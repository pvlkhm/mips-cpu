==> flow/design.v <==
module tableControl(
    input clk, rst,
    input write, pos,
    input [2:0] lineWrite, lineRead,
    input [23:0] tagWrite, tagRead,
    output hit,
    output channel  
);
    reg [49:0] tab [0:7];
    assign channel = ((tagRead == tab[lineRead][48:25]) && tab[lineRead][49]);
    assign hit = ((tagRead == tab[lineRead][23:0]) && tab[lineRead][24]) || channel;
    always @(posedge clk) begin
        if (rst) for (integer i = 0; i < 51; i = i + 1)
            tab[i] <= 51'd0;
        else if (write) begin
            if (pos)    tab[lineWrite][49:25] <= {1'b1, tagWrite};  
            else        tab[lineWrite][24:0] <= {1'b1, tagWrite};  
        end
    end
endmodule
# Tool chain data of tableControl
# The steps from the RTL of tableControl to its reports follow in flow order.
# Lines are those of the file above, counted from 1.
# Operators: Yosys type, input widths -> output width; for muxes data width and select width s.
# Library cell names are shortened.
# A cell with - has no value.
# design
top_module,tableControl
clock,clk
lib,sky130hd
corner,tt_025C_1v80

# Word level
# Counts by Yosys on the flattened word-level netlist (proc, flatten, opt, wreduce; memories kept). Register bits leave out memories and registers merged into their read ports (data or address); mux counts leave out enables and synchronous resets folded into registers. Print and check cells are left out.
# Memory sizes are those after Yosys's memory passes, which may raise the word count (mostly to a power of two), join words into wider ones and drop unused or constant bits.
# word_totals
mem_count,1
in_bits,58
word_cells,85
out_inout_bits,2
register_bits,0
ramBits,400
# memory_table
memory,size,width,line,source
tab,8,50,9,reg [49:0] tab [0:7];
# classes
muxes,30
n_logic,41
reduce_logical,3
equal,10
# op_table
operator,n
$mux 50,23
$eq 24x24->1,2
$eq 3x3->1 const AB,8
$or 1x1->1,17
$and 1x1->1,16
$not 1->1,8
$mux 1,7
$logic_and 1x1->1,2
$logic_or 1x1->1,1

# Longest topological paths
# Yosys ltp: most cells in a row. Word level: on the elaborated netlist, between registers, memories and ports. Mapped: between sequential cells and ports; inverters and the memories' decode and read muxes count.
# depth
depth_word,5
abc_area,1
mapped_depth,18
depth_no_buf,15

# Synthesis result
# Yosys stat after the flow's synthesis: flattened, memories mapped to cells. It holds for the ABC_AREA given above (unset counts as 0); a run with the other value may have another netlist.
# The area totals of this step are shown rounded.
# types
cell_type,n,area_total_um2
edfxtp_1,384,1.15E+04
nand2_1,568,2.13E+03
nor2_1,543,2.04E+03
nand3_1,234,1.17E+03
inv_1,260,975.936
dfxtp_1,16,320.307
clkbuf_1,74,277.766
o21ai_1,41,205.197
buf_2,31,155.149
buf_6,13,146.39
o21ai_0,25,125.12
buf_4,10,75.072
nor3_1,8,40.038
xor2_1,4,35.034
buf_1,8,30.029
nand3b_1,2,15.014
o211ai_1,2,15.014
inv_4,1,6.256
# Other cell types: 3; their cells: 3.
# synth_totals
sequential_area_um2,12000
cells,2227
yosys_area_um2,19000
buffers,136
ff_cells,400

# Worst setup path after synthesis
# OpenSTA on the mapped netlist: ideal clock, no wires. The path of least setup slack (recovery checks aside). Input and output delay are each 20% of the period. Register names are those of the netlist, which keeps one name where synthesis merged equal registers.
# synth_path
kind,in2out
from,in lineRead[1]
to,out hit
in_delay_ns,0.746
required_ns,2.984
driving_pins,15
path_buffers,2
path_delay_ns,1.243
period_ns,3.73
setup_slack_ns,0.995
arrival_time_ns,1.989
synth_period_reached_ns,2.735
# "path_delay_ns" = arrival - input delay + setup time.
# At an output port there is no setup time.
# "driving_pins": output pins that drive a net of the path, with the launching flip-flop's if there is one; two outputs of one cell count as two.
# "synth_period_reached_ns" = period - worst setup slack (recovery checks aside). The figure is calculated, with input and output delays left at 20% of the set period.
# Between the ends stands the longest chain of elaborated cells between them, by number of cells; it is not shown to be the way that was timed. Of several equally long chains one is given.
# Each line given opens the expression or statement behind the cell; cells for indexed reads and writes are added by Yosys, which also makes memories of some case tables.
# A memory read counts as a cell of the chain, while the word-level depth stops at memories.
# synth_between
path_cell_list,buf_4 inv_2 clkbuf_1 nor2_1 o21ai_1 nand3_1 nand2_1 nand2_1 nand2_1 nand2_1 nor2_1 nand2_1 nor2_1 nand2_1 nand2_1
elab_chain_cells,4
# synth_rtl
element,line,source
start: declaration,4,"input [2:0] lineWrite, lineRead,"
$mem_v2 8x50,9,reg [49:0] tab [0:7];
$eq 24x24->1,11,assign hit = ((tagRead == tab[lineRead][23:0]) && tab[lineRead][24]) || channel;
$logic_and 1x1->1,11,
$logic_or 1x1->1,11,
end: declaration,6,"output hit,"

# Path in the finished layout
# Path of least setup slack in the final report of flow run 1 (OpenROAD, finished layout, wires in). Where an end is a register, its clock arrival counts in the times.
# layout_path
kind,in2out
from,in lineRead[0]
to,out hit
period_ns,5.97
driving_pins,16
required_ns,4.78
setup_slack_ns,0.25
in_delay_ns,1.19
arrival_time_ns,4.53
path_buffers,3
# Between the ends stands the longest chain of elaborated cells between them, by number of cells; it is not shown to be the way that was timed. Of several equally long chains one is given.
# A memory read counts as a cell of the chain, while the word-level depth stops at memories.
# layout_between
path_cell_list,buf_6 inv_6 buf_12 nand2_1 nand3_1 nand3_1 nand2_1 nand2_1 nand2_1 nand2_1 nor2_1 nand2_1 nor2_1 nand2_1 nand2_1 clkdlybuf4s50_1
elab_chain_cells,4
# layout_rtl
element,line,source
start: declaration,4,"input [2:0] lineWrite, lineRead,"
$mem_v2 8x50,9,reg [49:0] tab [0:7];
$eq 24x24->1,11,assign hit = ((tagRead == tab[lineRead][23:0]) && tab[lineRead][24]) || channel;
$logic_and 1x1->1,11,
$logic_or 1x1->1,11,
end: declaration,6,"output hit,"

# Top module tableControl; platform sky130hd; tools Yosys and OpenROAD; 2 stored runs in no particular order. Input and output delays are each 20% of the period that was set; the output load is 0.01 pF.
# "achieved_clock_period_ns" = clock period - worst setup slack. The figure is calculated, with input and output delays left at 20% of the set period.
# By "timing.worst_path_ns" is meant the share of the clock period that the worst setup path is allowed (20% is reserved at inputs, 20% at outputs), minus its slack. Clock arrival times at its registers enter into it.
# By "fin_power_w" is meant OpenSTA's value without simulated activity: inputs other than the clock are taken to toggle once in ten clock periods, and the tool carries that through the logic.
# The results are shown rounded.
# Settings: - = not set for that run.
item,flow run 1,flow run 2
period_ns,5.97,4.6
CORE_UTILIZATION,22,46
PLACE_DENSITY_LB_ADDON,0.19,-
HOLD_SLACK_MARGIN,0.02,-
TNS_END_PERCENT,80,75
ABC_AREA,1,-
SLEW_MARGIN,10,0
MAX_ROUTING_LAYER,met5,-
CAP_MARGIN,20,0
CORE_MARGIN,2,2
SETUP_SLACK_MARGIN,-,0.67
post_route_util_frac,0.26,0.56
ys_area_um2,19000,18000
achieved_clock_period_ns,5.724,4.232
fin_power_w,0.0068,0.0085
timing.worst_path_ns,3.34,2.39
critical_path_type,in2out,in2out
final_hold_ws_ns,0.45,0.45
design.die.area_um2,90000,42000
tns_setup_ns,0.000,0.000
setup_worst_slack_ns,0.25,0.37
